==> flow/design.v <==
`timescale 1ns / 1ps
module cordic_sin_cos(clk,rst,target_angle,x_res,y_res);
 input clk,rst;   
 input signed [19:0] target_angle;    
 output reg signed [19:0] x_res;  
 output reg signed [19:0] y_res;  
 wire signed [19:0] x_res_comb;  
 wire signed [19:0] y_res_comb;  
 reg signed [19:0] x [9:0];   
 reg signed [19:0] y [9:0];   
 wire signed[19:0] arc_tan [8:0];   
 reg  signed[19:0] z[8:0];   
 reg  d[8:0];  
 wire signed [19:0] target_angle_conv;   
 wire [2:0] quadrant_loc;  
 assign arc_tan[0] = {{6{1'b0}},10'b0000101101,4'b0000};    
 assign arc_tan[1] = {{6{1'b0}},10'b0000011010,4'b1001};    
 assign arc_tan[2] = {{6{1'b0}},10'b0000001110,4'b0000};    
 assign arc_tan[3] = {{6{1'b0}},10'b0000000111,4'b0010};    
 assign arc_tan[4] = {{6{1'b0}},10'b0000000011,4'b1001};    
 assign arc_tan[5] = {{6{1'b0}},10'b0000000001,4'b1100};    
 assign arc_tan[6] = {{6{1'b0}},10'b0000000000,4'b1110};    
 assign arc_tan[7] = {{6{1'b0}},10'b0000000000,4'b0111};    
 assign arc_tan[8] = {{6{1'b0}},10'b0000000000,4'b0011};    
 get_conv_target_angle conv_angle(.target_angle(target_angle),.target_angle_conv(target_angle_conv),.quadrant_loc(quadrant_loc));
 output_mapping out_map(.x(x[9][19:0]),.y(y[9][19:0]),.quadrant_loc(quadrant_loc),.x_res(x_res_comb),.y_res(y_res_comb));
 always@(posedge clk)
  begin
    if (rst == 0)
       begin
         x_res [19:0]     <= 20'b0;
         y_res [19:0]     <= 20'b0;  
       end 
    else 
       begin
         x_res [19:0] <= x_res_comb;
         y_res [19:0] <= y_res_comb;
       end
  end
 always@(*)
   begin
      x[0] = 20'b00001001101101110001;  
      y[0] = 20'b00000000000000000000;  
      z[0] = target_angle_conv;  
      d[0] = (z[0][19] == 0) ? 1 : 0;   
   end
 always@(*)
   begin
     x[1] = (d[0] == 1) ? (x[0] - y[0]) : (x[0]+y[0]);
     y[1] = (d[0] == 1) ? (y[0] + x[0]) : (y[0]-x[0]);
     z[1] = (d[0] == 1) ? (z[0] - arc_tan[0]) : (z[0]+arc_tan[0]);
     d[1] = (z[1][19] == 0) ? 1 : 0;
     x[2] = (d[1] == 1) ? (x[1] - (y[1]>>>1)) : (x[1]+(y[1]>>>1));
     y[2] = (d[1] == 1) ? (y[1] + (x[1]>>>1)) : (y[1]-(x[1]>>>1));
     z[2] = (d[1] == 1) ? (z[1] - arc_tan[1]) : (z[1]+arc_tan[1]);
     d[2] = (z[2][19] == 0) ? 1 : 0;   
     x[3] = (d[2] == 1) ? (x[2] - (y[2]>>>2)) : (x[2]+(y[2]>>>2));
     y[3] = (d[2] == 1) ? (y[2] + (x[2]>>>2)) : (y[2]-(x[2]>>>2));
     z[3] = (d[2] == 1) ? (z[2] - arc_tan[2]) : (z[2]+arc_tan[2]);
     d[3] = (z[3][19] == 0) ? 1 : 0; 
     x[4] = (d[3] == 1) ? (x[3] - (y[3]>>>3)) : (x[3]+(y[3]>>>3));
     y[4] = (d[3] == 1) ? (y[3] + (x[3]>>>3)) : (y[3]-(x[3]>>>3));
     z[4] = (d[3] == 1) ? (z[3] - arc_tan[3]) : (z[3]+arc_tan[3]);
     d[4] = (z[4][19] == 0) ? 1 : 0; 
     x[5] = (d[4] == 1) ? (x[4] - (y[4]>>>4)) : (x[4]+(y[4]>>>4));
     y[5] = (d[4] == 1) ? (y[4] + (x[4]>>>4)) : (y[4]-(x[4]>>>4));
     z[5] = (d[4] == 1) ? (z[4] - arc_tan[4]) : (z[4]+arc_tan[4]);
     d[5] = (z[5][19] == 0) ? 1 : 0; 
     x[6] = (d[5] == 1) ? (x[5] - (y[5]>>>5)) : (x[5]+(y[5]>>>5));
     y[6] = (d[5] == 1) ? (y[5] + (x[5]>>>5)) : (y[5]-(x[5]>>>5));
     z[6] = (d[5] == 1) ? (z[5] - arc_tan[5]) : (z[5]+arc_tan[5]);
     d[6] = (z[6][19] == 0) ? 1 : 0; 
     x[7] = (d[6] == 1) ? (x[6] - (y[6]>>>6)) : (x[6]+(y[6]>>>6));
     y[7] = (d[6] == 1) ? (y[6] + (x[6]>>>6)) : (y[6]-(x[6]>>>6));
     z[7] = (d[6] == 1) ? (z[6] - arc_tan[6]) : (z[6]+arc_tan[6]);
     d[7] = (z[7][19] == 0) ? 1 : 0; 
     x[8] = (d[7] == 1) ? (x[7] - (y[7]>>>7)) : (x[7]+(y[7]>>>7));
     y[8] = (d[7] == 1) ? (y[7] + (x[7]>>>7)) : (y[7]-(x[7]>>>7));
     z[8] = (d[7] == 1) ? (z[7] - arc_tan[7]) : (z[7]+arc_tan[7]);
     d[8] = (z[8][19] == 0) ? 1 : 0; 
     x[9] = (d[8] == 1) ? (x[8] - (y[8]>>>8)) : (x[8]+(y[8]>>>8));
     y[9] = (d[8] == 1) ? (y[8] + (x[8]>>>8)) : (y[8]-(x[8]>>>8));
     z[9] = (d[8] == 1) ? (z[8] - arc_tan[8]) : (z[8]+arc_tan[8]);
     d[9] = (z[9][19] == 0) ? 1 : 0; 
   end
endmodule
`timescale 1ns / 1ps
module get_conv_target_angle(
input signed [19:0] target_angle,
output reg signed [19:0] target_angle_conv,
output reg [2:0] quadrant_loc
    );
  always@(*)
    begin
        if ((target_angle >{16'd90,4'd0}) && (target_angle <= {16'd180,4'd0})) target_angle_conv = target_angle - {16'd90,4'd0};
        else if ((target_angle >{16'd180,4'd0}) && (target_angle <= {16'd270,4'd0})) target_angle_conv = target_angle - {16'd180,4'd0};
        else if ((target_angle > {16'd270,4'd0}) && (target_angle <= {16'd360,4'd0})) target_angle_conv = target_angle - {16'd360,4'd0};
        else target_angle_conv = target_angle;
    end 
  always@(*)
    begin
        if ((target_angle >{16'd90,4'd0}) && (target_angle <= {16'd180,4'd0})) quadrant_loc = 3'd2;
        else if ((target_angle >{16'd180,4'd0}) && (target_angle <= {16'd270,4'd0})) quadrant_loc = 3'd3;
        else if ((target_angle > {16'd270,4'd0}) && (target_angle <= {16'd360,4'd0})) quadrant_loc = 3'd4;
        else quadrant_loc = 3'd1;
    end    
endmodule
`timescale 1ns / 1ps
module output_mapping(
input signed [19:0] x, 
input signed [19:0] y,
input [2:0] quadrant_loc,
output reg signed [19:0] x_res,
output reg signed [19:0] y_res
    );
always@(*)
    begin
        if (quadrant_loc == 3'd2) x_res = -y;
        else if (quadrant_loc == 3'd3) x_res = -x;
        else  x_res = x; 
    end
 always@(*)
   begin
     if (quadrant_loc == 3'd2)       y_res = x;
     else if (quadrant_loc == 3'd3)  y_res = -y;
     else                            y_res = y; 
   end
endmodule
### Step by step through the tools: cordic_sin_cos

What the tools print for cordic_sin_cos, step after step.
Lines are those of the file above, counted from 1.
Library cell names are shortened.
Not given: n/a

| inputs | value |
|---|---|
| design top | cordic_sin_cos |
| clock | clk |
| cell library | sky130hd |
| timing corner | tt_025C_1v80 |

### Word level

Counts by Yosys on the flattened word-level netlist (proc, flatten, opt, wreduce). Print and check cells are left out. Cells with the same type and inputs are merged into one.

| word-level totals | value |
|---|---|
| word-level cells | 110 |
| register bits | 40 |
| output and inout port bits | 40 |
| input port bits | 22 |

| cells by class | value |
|---|---|
| muxes and demuxes | 44 |
| equality and inequality tests | 2 |
| reductions and logical operators | 3 |
| order comparisons | 6 |
| add/sub/neg operators | 53 |

Operator list:

| kind | number |
|---|---|
| two-way mux 20 bit | 32 |
| subtractor 20 x 11 -> 20 bit (second input constant) | 2 |
| adder 20 x 12 -> 20 bit | 2 |
| subtractor 20 x 12 -> 20 bit | 2 |
| adder 20 x 13 -> 20 bit | 2 |
| subtractor 20 x 13 -> 20 bit | 2 |
| less-or-equal comparator 20 x 13 -> 1 bit (second input constant) | 2 |
| adder 20 x 14 -> 20 bit | 2 |
| subtractor 20 x 14 -> 20 bit | 2 |
| adder 20 x 15 -> 20 bit | 2 |
| subtractor 20 x 15 -> 20 bit | 2 |
| adder 20 x 16 -> 20 bit | 2 |
| subtractor 20 x 16 -> 20 bit | 2 |
| adder 20 x 17 -> 20 bit | 2 |
| subtractor 20 x 17 -> 20 bit | 2 |
| adder 20 x 18 -> 20 bit | 2 |
| subtractor 20 x 18 -> 20 bit | 2 |
| negation 20 bit | 2 |
| adder 17 x 19 -> 20 bit (first input constant) | 1 |
| subtractor 17 x 19 -> 20 bit (first input constant) | 1 |
| adder 20 x 10 -> 20 bit (second input constant) | 1 |
| subtractor 20 x 10 -> 20 bit (second input constant) | 1 |
| adder 20 x 11 -> 20 bit (second input constant) | 1 |
| > comparator 20 x 11 -> 1 bit (second input constant) | 1 |
| subtractor 20 x 12 -> 20 bit (second input constant) | 1 |
| > comparator 20 x 12 -> 1 bit (second input constant) | 1 |
| less-or-equal comparator 20 x 12 -> 1 bit (second input constant) | 1 |
| subtractor 20 x 13 -> 20 bit (second input constant) | 1 |

Other operator kinds: 19; their cells: 32.

### Longest topological paths

Longest topological path by Yosys (ltp), each cell counted once; first at word level (registers and memories cut), then after technology mapping (sequential cells cut; the memories' decode and read muxes count).

| depth | value |
|---|---|
| depth in word-level cells | 26 |
| ABC_AREA | 0 |
| mapped depth | 152 |
| gate-level depth less buffers | 143 |

### After synthesis

The flow's flattened synthesis, as Yosys stat reports it; memories are mapped. The netlist is that of the ABC_AREA named above (0 if unset); the other value can give another one.
The area totals of this step are shown rounded.

| synthesis totals | value |
|---|---|
| cell count | 3113 |
| buffers | 55 |
| cell area after synthesis | 0.023 sq mm |
| sequential area | 0.0008 sq mm |
| flip-flops | 40 |

Cells by type:

| type | number | total area (sq um) |
|---|---|---|
| ha_1 | 408 | 5.1E+03 |
| xnor2_1 | 324 | 2.84E+03 |
| a21oi_1 | 288 | 1.44E+03 |
| xor2_1 | 141 | 1.23E+03 |
| nor2_1 | 272 | 1.02E+03 |
| o21ai_0 | 203 | 1.02E+03 |
| dfxtp_1 | 40 | 800.768 |
| nand2_1 | 212 | 795.763 |
| inv_1 | 210 | 788.256 |
| a21o_1 | 104 | 780.749 |
| o21bai_1 | 78 | 585.562 |
| o21a_1 | 71 | 533.011 |
| fa_1 | 19 | 380.365 |
| nor3_1 | 73 | 365.35 |
| nor2b_1 | 57 | 356.592 |
| or3_1 | 44 | 275.264 |
| nand2b_1 | 40 | 250.24 |
| nand3_1 | 42 | 210.202 |

Not listed: further types 79, cells in them 487.
By module: a second synthesis without flattening, with its own total; a netlist apart from the flattened one above.

| unflattened totals | value |
|---|---|
| cell total of the unflattened synthesis | 3291 |
| area total of the unflattened synthesis | 0.024 sq mm |

Each row is one instance without its submodules.

Modules:

| module | cells | instances | area (sq mm) | sequential area (sq mm) |
|---|---|---|---|---|
| cordic_sin_cos | 2911 | 1 | 0.022 | 0.0008 |
| output_mapping | 270 | 1 | 0.0016 | 0 |
| (no name shown) | 110 | 1 | 0.00079 | 0 |

### Worst setup path after synthesis

Path of least setup slack by OpenSTA after synthesis, without wires, with an ideal clock, recovery checks aside; 20% of the period is set as input and as output delay. Where synthesis merged equal registers, the netlist keeps one of their names.

| timing after synthesis | value |
|---|---|
| path type | input port to flip-flop |
| start point | input port (name not given) |
| end point | register x_res[18] |
| required time | 45.979 ns |
| time at the first pin | 9.220 ns |
| path delay | 27.223 ns |
| library setup time | 0.121 ns |
| input delay | 9.220 ns |
| stages | 129 |
| clock period | 46.1 ns |
| buffers on the path | 12 |
| arrival | 36.322 ns |
| slack | 9.657 ns |
| synthesis period reached | 36.443 ns |

"path delay" = arrival - input delay + setup time.
"stages" counts driving pins, that of a launching flip-flop among them; a cell with two outputs on the path counts twice.
"synthesis period reached" = period - worst setup slack (recovery checks aside). The figure is calculated, with input and output delays left at 20% of the set period.
Between the ends stands the longest chain of elaborated cells between them, by number of cells; it is not shown to be the way that was timed. Of several equally long chains one is given.
A line is the first line of the expression or statement that the cell stems from. Yosys adds cells for indexed reads and writes and turns some case tables into memories.

| between the ends, after synthesis | value |
|---|---|
| path through | buf_4 > or4_4 > nor3b_2 > o211ai_2 > o2111a_1 > o21ai_4 > clkinv_1 > ha_1 > a21oi_1 > o21bai_1 > a21oi_1 > o21bai_1 > a21oi_1 > o21bai_1 > a21oi_1 > o21bai_1 > a21oi_1 > o21bai_1 > (+93 left out) > o21ai_0 > a21oi_1 > o21ai_0 > a21oi_1 > o21ai_0 > a21oi_1 > o21ai_0 > nand2_1 > nor2_1 > nor2_1 > or4_1 > nor3_1 > or3b_2 > nor3_1 > nor3b_1 > xnor2_1 > a211oi_1 > nor2b_1 |
| length of the longest elaborated chain | 26 |
| elaborated cells on any way between the ends | 106 |
| those cells by class | add/sub: 53; compare: 6; eq/ne: 2; mux: 42; reduce/logical: 3 |

Ends and longest elaborated chain, after synthesis:

| item | line | RTL |
|---|---|---|
| start: declaration | 4 |  |
| > comparator 20 x 13 -> 1 bit | 97 |  |
| logical AND 1 bit | 97 |  |
| two-way mux 20 bit | 97 |  |
| two-way mux 20 bit | 96 |  |
| two-way mux 20 bit | 95 |  |
| two-way mux 1 bit | 45 | `d[0] = (z[0][19] == 0) ? 1 : 0;` |
| two-way mux 20 bit | 50 | `y[1] = (d[0] == 1) ? (y[0] + x[0]) : (y[0]-x[0]);` |
| (+12 left out) | n/a |  |
| adder 20 x 13 -> 20 bit | 77 | `x[8] = (d[7] == 1) ? (x[7] - (y[7]>>>7)) : (x[7]+(y[7]>>>7));` |
| two-way mux 20 bit | 77 |  |
| adder 20 x 12 -> 20 bit | 81 | `x[9] = (d[8] == 1) ? (x[8] - (y[8]>>>8)) : (x[8]+(y[8]>>>8));` |
| two-way mux 20 bit | 81 |  |
| negation 20 bit | 119 | `else if (quadrant_loc == 3'd3) x_res = -x;` |
| two-way mux 20 bit | 119 |  |
| two-way mux 20 bit | 118 | `if (quadrant_loc == 3'd2) x_res = -y;` |
| end: assignment | 31 | `x_res [19:0]     <= 20'b0;` |
| end: assignment | 36 | `x_res [19:0] <= x_res_comb;` |
| end: declaration | 5 | `output reg signed [19:0] x_res;` |

### Path in the finished layout

From the final timing report of entry A: the path of least setup slack in the routed layout; clock arrival at registers is part of the times.

| timing after layout | value |
|---|---|
| path type | input port to flip-flop |
| start point | input port (name not given) |
| end point | register x_res[18] |
| required time | 38.48 ns |
| time at the first pin | 7.66 ns |
| clock period | 38.3 ns |
| slack | 2.51 ns |
| stages | 129 |
| arrival | 35.96 ns |
| buffers on the path | 10 |
| library setup time | 0.11 ns |
| input delay | 7.66 ns |

Between the ends stands the longest chain of elaborated cells between them, by number of cells; it is not shown to be the way that was timed. Of several equally long chains one is given.

| between the ends, after layout | value |
|---|---|
| path through | clkdlybuf4s50_1 > or4_4 > nor3b_2 > o211ai_2 > a21oi_2 > buf_4 > nor2_1 > buf_4 > a22oi_1 > nor2_1 > a221oi_1 > ha_1 > inv_1 > o21bai_1 > a21oi_1 > o21bai_1 > a21oi_1 > o21bai_1 > (+93 left out) > o21ai_0 > a21oi_1 > o21ai_0 > a21oi_1 > o21ai_0 > a21oi_1 > o21ai_0 > nand2_1 > nor2_1 > nor2_1 > or4_1 > nor3_1 > or3b_2 > nor3_1 > nor3b_1 > xnor2_1 > a211oi_1 > nor2b_1 |
| length of the longest elaborated chain | 26 |
| elaborated cells on any way between the ends | 106 |
| those cells by class | add/sub: 53; compare: 6; eq/ne: 2; mux: 42; reduce/logical: 3 |

Ends and longest elaborated chain, after layout:

| item | line | RTL |
|---|---|---|
| start: declaration | 4 |  |
| > comparator 20 x 13 -> 1 bit | 97 |  |
| logical AND 1 bit | 97 |  |
| two-way mux 20 bit | 97 |  |
| two-way mux 20 bit | 96 |  |
| two-way mux 20 bit | 95 |  |
| two-way mux 1 bit | 45 | `d[0] = (z[0][19] == 0) ? 1 : 0;` |
| two-way mux 20 bit | 50 | `y[1] = (d[0] == 1) ? (y[0] + x[0]) : (y[0]-x[0]);` |
| (+12 left out) | n/a |  |
| adder 20 x 13 -> 20 bit | 77 | `x[8] = (d[7] == 1) ? (x[7] - (y[7]>>>7)) : (x[7]+(y[7]>>>7));` |
| two-way mux 20 bit | 77 |  |
| adder 20 x 12 -> 20 bit | 81 | `x[9] = (d[8] == 1) ? (x[8] - (y[8]>>>8)) : (x[8]+(y[8]>>>8));` |
| two-way mux 20 bit | 81 |  |
| negation 20 bit | 119 | `else if (quadrant_loc == 3'd3) x_res = -x;` |
| two-way mux 20 bit | 119 |  |
| two-way mux 20 bit | 118 | `if (quadrant_loc == 3'd2) x_res = -y;` |
| end: assignment | 31 | `x_res [19:0]     <= 20'b0;` |
| end: assignment | 36 | `x_res [19:0] <= x_res_comb;` |
| end: declaration | 5 | `output reg signed [19:0] x_res;` |

Hand-over note for cordic_sin_cos

Measured results for cordic_sin_cos: 2 stored runs of the Yosys and OpenROAD flow on sky130hd. The settings differ; the order carries no meaning. The constraints put input and output delay at 20% of the set period each and load the outputs with 0.01 pF.
"clock period achieved" means the clock period less the worst setup slack. The figure is calculated, with input and output delays left at 20% of the set period.
"critical path time" means the part of the period allowed to the worst setup path (the constraints hold back 20% at inputs and 20% at outputs) less its slack; where the path has registers, the arrival times of their clocks count too.
Values from the reports are rounded here.

#### Entry A

| setting | value |
|---|---|
| period_ns | `38.3` |
| CORE_UTILIZATION | `64` |
| CAP_MARGIN | `20` |
| CORE_MARGIN | `2` |
| SLEW_MARGIN | `20` |

| result | value |
|---|---|
| netlist area reported by Yosys | 0.023 sq mm |
| sum of negative setup slack | 0.000 ns |
| lowest setup slack | 2.5 ns |
| standard-cell area of the final layout | 0.024 sq mm |
| post-layout utilization | 69% |
| total die area | 0.037 sq mm |
| critical path time | 28.13 ns |
| critical path type | input port to flip-flop |
| worst hold slack after layout | 8.2 ns |
| clock period achieved | 35.788 ns |

#### Entry B

| setting | value |
|---|---|
| period_ns | `45.4` |
| CORE_UTILIZATION | `31` |
| SETUP_SLACK_MARGIN | `1.09` |
| PLACE_DENSITY | `0.56` |
| CORE_MARGIN | `4` |
| CELL_PAD_IN_SITES_DETAIL_PLACEMENT | `0` |
| TNS_END_PERCENT | `20` |
| GPL_TIMING_DRIVEN | `1` |
| CTS_CLUSTER_DIAMETER | `301` |
| SLEW_MARGIN | `10` |
| CAP_MARGIN | `20` |

| result | value |
|---|---|
| netlist area reported by Yosys | 0.023 sq mm |
| sum of negative setup slack | 0.000 ns |
| lowest setup slack | 5.6 ns |
| standard-cell area of the final layout | 0.024 sq mm |
| post-layout utilization | 34% |
| total die area | 0.077 sq mm |
| critical path time | 30.69 ns |
| critical path type | input port to flip-flop |
| worst hold slack after layout | 9.7 ns |
| clock period achieved | 39.772 ns |

End of note.
